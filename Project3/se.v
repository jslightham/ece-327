==> flow/design.v <==
module SE #(
    parameter [7:0] DATAWIDTH = 8,
    parameter [7:0] ARRAYLENGTH = 10
)
(
    input clk,
    input [(DATAWIDTH * ARRAYLENGTH) - 1 : 0] array_in,
    input valid_in,
    output [(DATAWIDTH * ARRAYLENGTH) - 1 : 0] array_out,
    output valid_out
);
    parameter EVEN_ARR_LEN = ARRAYLENGTH % 2 == 0;
    reg [DATAWIDTH - 1: 0] r [0 : ARRAYLENGTH - 1];  
    wire [DATAWIDTH - 1: 0] input_array [0 : ARRAYLENGTH - 1];  
    wire [DATAWIDTH - 1 : 0] even_cas_out [0 : ARRAYLENGTH - 1];  
    wire [DATAWIDTH - 1 : 0] odd_cas_out [0 : ARRAYLENGTH - 1];  
    reg output_valid = 1'b0;
    integer counter = 0;  
    always@(posedge clk)
    begin
        if (0 == counter) begin  
            output_valid <= 0;
            if (1 == valid_in) begin
                for (integer i = 0; i < ARRAYLENGTH; i = i + 1) begin
                    r[i] <= input_array[i];
                end
                counter <= 1;  
            end
        end
        else if (1 == valid_in) begin
            counter <= 0;
        end
        else begin
            for (integer i = 0; i < ARRAYLENGTH; i = i + 1) begin
                r[i] <= even_cas_out[i];
            end
            if (((ARRAYLENGTH + 1) / 2) == counter) begin
                counter <= 0;
                output_valid <= 1;
            end
            else
                counter <= counter + 1;  
        end
    end
    genvar odd;
    generate
        if (!EVEN_ARR_LEN) assign odd_cas_out[0] = r[0];
        for (odd = EVEN_ARR_LEN ? 0 : 1; odd < ARRAYLENGTH - 1; odd = odd + 2) begin : g_odd
            compare_and_swap #(.SIZE(DATAWIDTH)) u1 (.i1(r[odd]), .i2(r[odd + 1]),
                .o1(odd_cas_out[odd]), .o2(odd_cas_out[odd + 1]));
        end
    endgenerate
    genvar even;
    generate
        if (EVEN_ARR_LEN) assign even_cas_out[0] = odd_cas_out[0];
        assign even_cas_out[ARRAYLENGTH - 1] = odd_cas_out[ARRAYLENGTH - 1];
        for (even = EVEN_ARR_LEN ? 1 : 0; even < ARRAYLENGTH - 2; even = even + 2)
            begin : g_even
                compare_and_swap #(.SIZE(DATAWIDTH)) u1 (.i1(odd_cas_out[even]),
                    .i2(odd_cas_out[even + 1]), .o1(even_cas_out[even]), .o2(even_cas_out[even + 1]));
            end
    endgenerate
    genvar i;
    generate
        for (i = 0; i < ARRAYLENGTH; i = i + 1)
            begin : g1
                assign input_array[i] = array_in[(i * DATAWIDTH) + DATAWIDTH - 1 : i * DATAWIDTH];
                assign array_out[(i * DATAWIDTH) + DATAWIDTH - 1 : i * DATAWIDTH] = r[i];
            end
    endgenerate
    assign valid_out = output_valid;
endmodule
module compare_and_swap #(
    parameter [7:0] SIZE = 8
)
(
    input [SIZE - 1 : 0] i1,
    input [SIZE - 1 : 0] i2,
    output [SIZE - 1: 0] o1,
    output [SIZE - 1: 0] o2
);
    assign o1 = i1 > i2 ? i1 : i2;
    assign o2 = i1 > i2 ? i2 : i1;
endmodule
# Step by step through the tools: SE
# What the tools print for SE, step after step.
# Line numbers count from 1 in the design file above.
# Operators carry their Yosys type and port widths (W data, S select, Z words).
# The mark -- stands for no value.
dict set report setup {
  design {SE}
  clock {clk}
  cell_library {sky130hd}
  lib_corner {tt_025C_1v80}
}

# Word-level counts
# Counts by Yosys on the flattened word-level netlist (proc, flatten, opt, wreduce). Print and check cells are left out. Cells with the same type and inputs are merged into one.
dict set report op_classes {
  n_addsub 1
  n_cmp 9
  n_eq 5
  mux 52
  logic 1
  reduce_logical 5
}
# operator n
set ops {}
lappend ops {{$mux W8} 48}
lappend ops {{$mux W32} 4}
lappend ops {{$gt A8 B8 Y1} 9}
lappend ops {{$eq A3 B32 Y1 const A} 1}
lappend ops {{$add A32 B2 Y32 const B} 1}
lappend ops {{$logic_not A32 Y1} 1}
lappend ops {{$ne A2 B2 Y1 const B} 3}
lappend ops {{$reduce_and A3 Y1} 2}
lappend ops {{$reduce_and A2 Y1} 2}
lappend ops {{$ne A2 B1 Y1 const B} 1}
lappend ops {{$not A1 Y1} 1}
dict set report bits {
  regBits 113
  in_bits 82
  output_inout_bits 81
  elab_cells 85
}

# Logic depth
# Longest topological path by Yosys (ltp), each cell counted once; first at word level (registers and memories cut), then after technology mapping (sequential cells cut; the memories' decode and read muxes count).
dict set report logic_depth {
  ltp_word 6
  abc_area 0
  mapped_depth 18
  mapped_depth_nobuf 15
}

# Synthesis result
# The flow's flattened synthesis, as Yosys stat reports it; memories are mapped. The netlist is that of the ABC_AREA named above (0 if unset); the other value can give another one.
# The area totals of this step are shown rounded.
# cell_type n area_total_um2
set types {}
lappend types {sky130_fd_sc_hd__edfxtp_1 112 3.36E+03}
lappend types {sky130_fd_sc_hd__ha_1 77 963.424}
lappend types {sky130_fd_sc_hd__o221a_2 30 337.824}
lappend types {sky130_fd_sc_hd__nor2_1 87 326.563}
lappend types {sky130_fd_sc_hd__a21oi_1 60 300.288}
lappend types {sky130_fd_sc_hd__inv_1 79 296.534}
lappend types {sky130_fd_sc_hd__a221oi_1 30 262.752}
lappend types {sky130_fd_sc_hd__nand2_1 67 251.491}
lappend types {sky130_fd_sc_hd__nand4_1 39 243.984}
lappend types {sky130_fd_sc_hd__mux2i_1 18 180.173}
lappend types {sky130_fd_sc_hd__mux2_2 15 168.912}
lappend types {sky130_fd_sc_hd__o21ai_0 28 140.134}
lappend types {sky130_fd_sc_hd__xnor2_1 15 131.376}
lappend types {sky130_fd_sc_hd__nand3_1 26 130.125}
lappend types {sky130_fd_sc_hd__xor2_1 14 122.618}
lappend types {sky130_fd_sc_hd__or4_1 13 97.594}
lappend types {sky130_fd_sc_hd__nor3_1 19 95.091}
lappend types {sky130_fd_sc_hd__nor2b_1 13 81.328}
# Not listed: further types 29, cells in them 100.
dict set report synth_totals {
  cell_count 842
  yosys_area_mm2 0.008197
  seqArea_mm2 0.003383
  ff_cells 113
  n_buf 32
}
# The figures by module come from a second, unflattened synthesis with its own total; it is not the netlist above.
dict set report hier_totals {
  hier_cells 748
  hier_area_mm2 0.009588
}
# Rows give one instance, submodules left out.
# module n_inst n_cells mod_area_mm2 seq_area_mm2
set by_module {}
lappend by_module {SE 1 352 0.005298 0.003383}
lappend by_module {{compare_and_swap (SIZE=8)} 9 44 0.0004767 0}

# Timing after synthesis
# OpenSTA on the mapped netlist: ideal clock, no wires. The path of least setup slack (recovery checks aside). Input and output delay are each 20% of the period. Register names are those of the netlist, which keeps one name where synthesis merged equal registers.
dict set report synth_path {
  kind {register to register}
  start {register counter[4]}
  end {register r[1][0]}
  tclk_ns 7.95
  setup_ns 0.418
  launch_ns 0.000
  arrival_time_ns 3.454
  required_time_ns 7.532
  slack_ns 4.078
  delay_ns 3.872
  path_stages 9
  n_path_buf 3
  period_less_setup_slack_ns 3.872
}
# "delay_ns" is the arrival time less input delay plus setup time.
# "path_stages": output pins that drive a net of the path, with the launching flip-flop's if there is one; two outputs of one cell count as two.
# "period_less_setup_slack_ns" is the clock period less the worst setup slack; recovery checks do not enter. This is arithmetic on one report: input and output delays are still those of the set period (20% each).
# The rows between start and end are the longest chain of elaborated cells between them; the timing report does not say that the signal goes this way. Where chains are equally long, one stands for them.
# A line is the first line of the expression or statement that the cell stems from. Yosys adds cells for indexed reads and writes and turns some case tables into memories.
# A register here has more assigning lines than the two given.
# The path ends at the enable pin of a flip-flop; only ways to that pin are counted.
dict set report synth_via {
  cell_sequence {sky130_fd_sc_hd__edfxtp_1 -> sky130_fd_sc_hd__nor4_1 -> sky130_fd_sc_hd__nand4_1 -> sky130_fd_sc_hd__or4_1 -> sky130_fd_sc_hd__buf_6 -> sky130_fd_sc_hd__clkbuf_1 -> sky130_fd_sc_hd__clkbuf_1 -> sky130_fd_sc_hd__ha_1 -> sky130_fd_sc_hd__inv_1}
  elab_chain_cells 3
  cone_cells 4
  cone_lines 1
  cone_classes {eq/ne (2); reduce/logical (2)}
}
# item line
set synth_lines {}
lappend synth_lines {{start: declaration} 18} ;# integer counter = 0;
lappend synth_lines {{start: assignment} 27} ;# counter <= 1;
lappend synth_lines {{start: assignment} 42} ;# counter <= counter + 1;
lappend synth_lines {{$logic_not A32 Y1} 21} ;# if (0 == counter) begin
lappend synth_lines {{$ne A2 B1 Y1} --}
lappend synth_lines {{$reduce_and A2 Y1} --}
lappend synth_lines {{end: assignment} 25} ;# r[i] <= input_array[i];
lappend synth_lines {{end: assignment} 35} ;# r[i] <= even_cas_out[i];
lappend synth_lines {{end: declaration} 13} ;# reg [DATAWIDTH - 1: 0] r [0 : ARRAYLENGTH - 1];

# Path in the finished layout
# Path of least setup slack in the final report of flow run B (OpenROAD, finished layout, wires in). Where an end is a register, its clock arrival counts in the times.
dict set report layout_path {
  kind {register to register}
  start {register r[1][1]}
  end {register r[1][1]}
  tclk_ns 2.64
  setup_ns 0.24
  launch_ns 0.43
  arrival_time_ns 3.74
  required_time_ns 2.83
  slack_ns -0.91
  path_stages 17
  n_path_buf 2
}
# The rows between start and end are the longest chain of elaborated cells between them; the timing report does not say that the signal goes this way. Where chains are equally long, one stands for them.
dict set report layout_via {
  cell_sequence {sky130_fd_sc_hd__edfxtp_1 -> sky130_fd_sc_hd__inv_2 -> sky130_fd_sc_hd__ha_4 -> sky130_fd_sc_hd__nor2b_4 -> sky130_fd_sc_hd__o211ai_1 -> sky130_fd_sc_hd__a21oi_1 -> sky130_fd_sc_hd__o22ai_2 -> sky130_fd_sc_hd__buf_6 -> sky130_fd_sc_hd__mux2_4 -> sky130_fd_sc_hd__ha_4 -> sky130_fd_sc_hd__nor2b_1 -> sky130_fd_sc_hd__o211ai_1 -> sky130_fd_sc_hd__a21o_1 -> sky130_fd_sc_hd__buf_6 -> sky130_fd_sc_hd__a21oi_4 -> sky130_fd_sc_hd__or4_4 -> sky130_fd_sc_hd__o221a_4}
  elab_chain_cells 6
  cone_cells 6
  cone_classes {compare (2); mux (4)}
}
# item line
set layout_lines {}
lappend layout_lines {{start: declaration} 13} ;# reg [DATAWIDTH - 1: 0] r [0 : ARRAYLENGTH - 1];
lappend layout_lines {{start: assignment} 25} ;# r[i] <= input_array[i];
lappend layout_lines {{start: assignment} 35} ;# r[i] <= even_cas_out[i];
lappend layout_lines {{$gt A8 B8 Y1} 83} ;# assign o2 = i1 > i2 ? i2 : i1;
lappend layout_lines {{$mux W8} 83}
lappend layout_lines {{$gt A8 B8 Y1} 82} ;# assign o1 = i1 > i2 ? i1 : i2;
lappend layout_lines {{$mux W8} 82}
lappend layout_lines {{$mux W8} 30} ;# else if (1 == valid_in) begin
lappend layout_lines {{$mux W8} 21} ;# if (0 == counter) begin
lappend layout_lines {{end: assignment} 25}
lappend layout_lines {{end: assignment} 35}
lappend layout_lines {{end: declaration} 13}

==> results <==
SE through Yosys and OpenROAD on sky130hd: 2 stored runs, unordered, with their settings and measured results. The constraints put input and output delay at 20% of the set period each and load the outputs with 0.01 pF.
"achieved_period_ns" is the run's clock period less its worst setup slack. It is reckoned from that one timing run; input and output delays stay at 20% of the period that was set.
"worstPathTime_ns" is the time allowed to the run's worst setup path (the clock period less input and output delay, where it has them) less its slack. Clock arrival times count: a late capture clock shortens it, a late launch clock lengthens it.
Measured values are rounded.

[flow] flow run A: files
==> flow/run.sh <==
#!/bin/bash
# the make line also repeats the synthesis and layout settings of config.mk as NAME=value (left out here)
make -C /OpenROAD-flow-scripts/flow DESIGN_CONFIG=/design/flow/config.mk WORK_HOME=/design/flow/orfs CLKGATE_MAP_FILE= finish
==> flow/config.mk <==
export PLATFORM = sky130hd
export DESIGN_NAME = SE
export DESIGN_NICKNAME = SE
export VERILOG_FILES = /design/flow/design.v
export SDC_FILE = /design/flow/constraint.sdc
export NUM_CORES = 4
export LEC_CHECK = 0
export CAP_MARGIN = 15
export CELL_PAD_IN_SITES_GLOBAL_PLACEMENT = 1
export CORE_MARGIN = 8
export CORE_UTILIZATION = 70
export GPL_TIMING_DRIVEN = 0
export MIN_ROUTING_LAYER = met1
export PLACE_DENSITY_LB_ADDON = 0.1
export SETUP_SLACK_MARGIN = 1.08
export SLEW_MARGIN = 20
==> flow/constraint.sdc <==
create_clock -name core_clock -period 4.91 [get_ports {clk}]
set_input_delay 0.9820 -clock core_clock [delete_from_list [all_inputs] [get_ports {clk}]]
set_output_delay 0.9820 -clock core_clock [all_outputs]
set_load 0.01 [all_outputs]

[flow] flow run A: did not finish, placement stopped with FLW-0024

[flow] flow run B: files
==> flow/run.sh <==
#!/bin/bash
# the make line also repeats the synthesis and layout settings of config.mk as NAME=value (left out here)
make -C /OpenROAD-flow-scripts/flow DESIGN_CONFIG=/design/flow/config.mk WORK_HOME=/design/flow/orfs CLKGATE_MAP_FILE= finish
==> flow/config.mk <==
export PLATFORM = sky130hd
export DESIGN_NAME = SE
export DESIGN_NICKNAME = SE
export VERILOG_FILES = /design/flow/design.v
export SDC_FILE = /design/flow/constraint.sdc
export NUM_CORES = 4
export LEC_CHECK = 0
export CAP_MARGIN = 20
export CORE_ASPECT_RATIO = 1.86
export CORE_MARGIN = 2
export CORE_UTILIZATION = 19
export CTS_CLUSTER_SIZE = 54
export GPL_ROUTABILITY_DRIVEN = 0
export PLACE_DENSITY_LB_ADDON = 0.17
export SLEW_MARGIN = 20
==> flow/constraint.sdc <==
create_clock -name core_clock -period 2.64 [get_ports {clk}]
set_input_delay 0.5280 -clock core_clock [delete_from_list [all_inputs] [get_ports {clk}]]
set_output_delay 0.5280 -clock core_clock [all_outputs]
set_load 0.01 [all_outputs]

[flow] flow run B: metrics
[metrics] final_die_area_mm2 = 0.0449
[metrics] final_cell_area_mm2 = 0.0158
[metrics] worstPathTime_ns = 3.55
[metrics] worst_setup_path_type = register to register
[metrics] total_negative_slack_ns = -52.27
[metrics] timing.setup.ws_ns = -0.911
[metrics] synthesis_area_mm2 = 0.008197
[metrics] achieved_period_ns = 3.551
